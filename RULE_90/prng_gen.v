==> flow/design.v <==
module prng_gen(
    input wire clk,
    input wire reset,
    input [63:0] data_in,
    input wire rx_valid_pulse, 
    output wire [63:0] q_out,  
    output wire led_sig
);
    reg [63:0] q, data_in_reg;
    reg output_flag;
    wire [63:0] q_new, q_left, q_right;
    reg rx_valid_buff, key_non_zero;
    assign q_left = {q[62:0],q[63]};
    assign q_right = {q[0],q[63:1]};
    assign q_new = q_left ^ q_right;
    always @(posedge clk or negedge reset)begin
    		if(!reset)begin
    			data_in_reg <= 64'd0;
    			rx_valid_buff <= 0;
    			key_non_zero <= 0;
    		end
    		else begin
    			data_in_reg <= data_in;
    			rx_valid_buff <= rx_valid_pulse;
    			key_non_zero <= |data_in;   
    		end
    end
    always @(posedge clk or negedge reset) begin
        if(!reset) begin
            q <= 64'd0;
            output_flag <= 1'b0;
        end
        else if (rx_valid_buff) begin
            if (key_non_zero) begin
                q <= data_in;  
            end else begin
                q <= q_new;
            end
            output_flag <= ~output_flag;  
        end
    end
	assign q_out = {62'd0,q[32:31]};
	assign led_sig = output_flag;
endmodule
From RTL to reports: prng_gen --
The steps from the RTL of prng_gen to its reports follow in flow order. Lines are those of the file above, counted from 1. Operators carry their Yosys type and port widths (W data, S select, Z words). Cell names lack the library's common part. The mark -- stands for no value.
Set-up: top module prng_gen, clock port clk, standard-cell library sky130hd, timing corner tt_025C_1v80

Elaborated design --
Counts by Yosys on the flattened word-level netlist (proc, flatten, opt, wreduce; memories kept). Register bits leave out memories and registers merged into their read ports (data or address); mux counts leave out enables and synchronous resets folded into registers. Print and check cells are left out. Cells with the same type and inputs are merged into one.
Storage and ports: bits of input ports 67, output and inout port bits 65, bits in registers 67, cells after elaboration 8
Cells by class: multiplexer cells 1, reductions and logical operators 1, bitwise logic cells 2
Operators by type and width (count):
- $xor A64 B64 Y64 | 1
- $reduce_or A64 Y1 | 1
- $mux W64 | 1
- $not A1 Y1 | 1

Depth --
Depth = most cells in a row (Yosys ltp): at word level without a register or memory, in the mapped netlist without a sequential cell, where the memories' decode and read muxes count.
Logic depth: depth in word-level cells 2, ABC_AREA 0, mapped depth 5, gate-level depth less buffers 3

After synthesis --
Yosys stat after the flow's synthesis: flattened, memories mapped to cells. It holds for the ABC_AREA given above (unset counts as 0); a run with the other value may have another netlist. Totals and module areas in this step are rounded.
Synthesis totals: mapped cells 431, sequential part of the area 1700 um^2, buffers 85, synthesis area 4200 um^2, mapped flip-flops 67
Cell types:
- dfrtp_1 | count 67, area in all 1.68E+03 um^2
- mux2_2 | count 64, area in all 720.691 um^2
- xnor2_1 | count 64, area in all 560.538 um^2
- buf_4 | count 64, area in all 480.461 um^2
- o21ai_0 | count 64, area in all 320.307 um^2
- nand2_1 | count 64, area in all 240.23 um^2
- nor4_1 | count 15, area in all 93.84 um^2
- buf_2 | count 9, area in all 45.043 um^2
- clkbuf_1 | count 9, area in all 33.782 um^2
- nand4_1 | count 4, area in all 25.024 um^2
- nor4_2 | count 1, area in all 12.512 um^2
- buf_1 | count 3, area in all 11.261 um^2
- xor2_1 | count 1, area in all 8.758 um^2
- or4_1 | count 1, area in all 7.507 um^2
- conb_1 | count 1, area in all 3.754 um^2

Path before layout --
Source: OpenSTA report_checks on the synthesized netlist (no wires, ideal clock, input and output delay 20% of the period each), path of least setup slack; recovery checks are left aside. Register names are those of the netlist, which keeps one name where synthesis merged equal registers.
Timing after synthesis: path type input-to-reg, start point input port data_in[60], end point register key_non_zero, required time 1.221 ns, delay of the path 0.986 ns, arrival 1.119 ns, launch time at the first pin 0.272 ns, stages 3, slack 0.102 ns, clock period 1.36 ns, path buffers 0, input delay 0.272 ns, setup time 0.139 ns, synthesis period reached 1.258 ns
"delay of the path" = arrival - input delay + setup time. "stages" counts driving pins, that of a launching flip-flop among them; a cell with two outputs on the path counts twice. "synthesis period reached" is the clock period less the worst setup slack; recovery checks do not enter. This is arithmetic on one report: input and output delays are still those of the set period (20% each). The rows between start and end are the longest chain of elaborated cells between them; the timing report does not say that the signal goes this way. Where chains are equally long, one stands for them. A line is the first line of the expression or statement that the cell stems from. Yosys adds cells for indexed reads and writes and turns some case tables into memories.
Between the ends, after synthesis: path through nor4_1 -> nand4_1 -> or4_1, cells in the longest elaborated chain 1, elaborated cells between the ends (all ways) 1, source lines of those cells 1, those cells by class 1 x reduce/logical
Ends and longest elaborated chain, after synthesis:
- start, declared | line 4 | input [63:0] data_in,
- $reduce_or A64 Y1 | line 25 | key_non_zero <= |data_in;
- end, assigned | line 20 | key_non_zero <= 0;
- end, assigned | line 25
- end, declared | line 12 | reg rx_valid_buff, key_non_zero;

Timing after layout --
Path of least setup slack in the final report of job 2 (OpenROAD, finished layout, wires in). Where an end is a register, its clock arrival counts in the times.
Timing post-layout: path type input-to-reg, start point input port data_in[4], end point register key_non_zero, required time 1.19 ns, setup time 0.13 ns, path buffers 1, clock period 1.0 ns, input delay 0.20 ns, stages 4, arrival 1.45 ns, launch time at the first pin 0.20 ns, slack -0.26 ns
The rows between start and end are the longest chain of elaborated cells between them; the timing report does not say that the signal goes this way. Where chains are equally long, one stands for them.
Between the ends, post-layout: path through dlygate4sd2_1 -> nor4_4 -> nand4_1 -> or4_1, cells in the longest elaborated chain 1, elaborated cells between the ends (all ways) 1, source lines of those cells 1, those cells by class 1 x reduce/logical
Ends and longest elaborated chain, post-layout:
- start, declared | line 4 | input [63:0] data_in,
- $reduce_or A64 Y1 | line 25 | key_non_zero <= |data_in;
- end, assigned | line 20 | key_non_zero <= 0;
- end, assigned | line 25
- end, declared | line 12 | reg rx_valid_buff, key_non_zero;

Appendix: measured runs

Below are 2 stored runs of the flow (Yosys, OpenROAD; platform sky130hd) on prng_gen, each with its settings and what was measured, unordered. Constraints: input delay and output delay 20% of the set period each, output load 0.01 pF.
"clock period reached": clock period set for the run, less the worst setup slack. It is reckoned from that one timing run; input and output delays stay at 20% of the period that was set.
"time on the worst setup path" means the part of the period allowed to the worst setup path (the constraints hold back 20% at inputs and 20% at outputs) less its slack; where the path has registers, the arrival times of their clocks count too.
"total power after layout" rests on the timing tool's default activity at the inputs, not on a simulated workload.
Measured values are rounded.

* Job 1 | settings: period_ns 1.18; CORE_UTILIZATION 69; SETUP_SLACK_MARGIN -0.01; HOLD_SLACK_MARGIN 0.25; CELL_PAD_IN_SITES_GLOBAL_PLACEMENT 3; TNS_END_PERCENT 90; GPL_ROUTABILITY_DRIVEN 0; CTS_CLUSTER_DIAMETER 146; SLEW_MARGIN 35; CAP_MARGIN 20; CORE_MARGIN 2 | no results, placement failed with GPL-0301
* Job 2 | settings: period_ns 1.0; CORE_UTILIZATION 27; SETUP_SLACK_MARGIN 0.09; PLACE_DENSITY_LB_ADDON 0.03; CORE_ASPECT_RATIO 1.4; CELL_PAD_IN_SITES_GLOBAL_PLACEMENT 0; ABC_AREA 0; MIN_ROUTING_LAYER met1; CAP_MARGIN 20; CORE_MARGIN 2; SLEW_MARGIN 20 | results: clock period reached 1.261 ns; total power after layout 8600 µW; die outline area 17000 um^2; area of the synthesized netlist 4200 um^2; time on the worst setup path 1.06 ns; worst path kind input-to-reg; total negative slack on setup checks -15 ns; area of the standard cells in the finished layout 5900 um^2; setup slack of the critical path -0.26 ns; worst hold slack after layout 0.27 ns; utilization in the final report 0.38
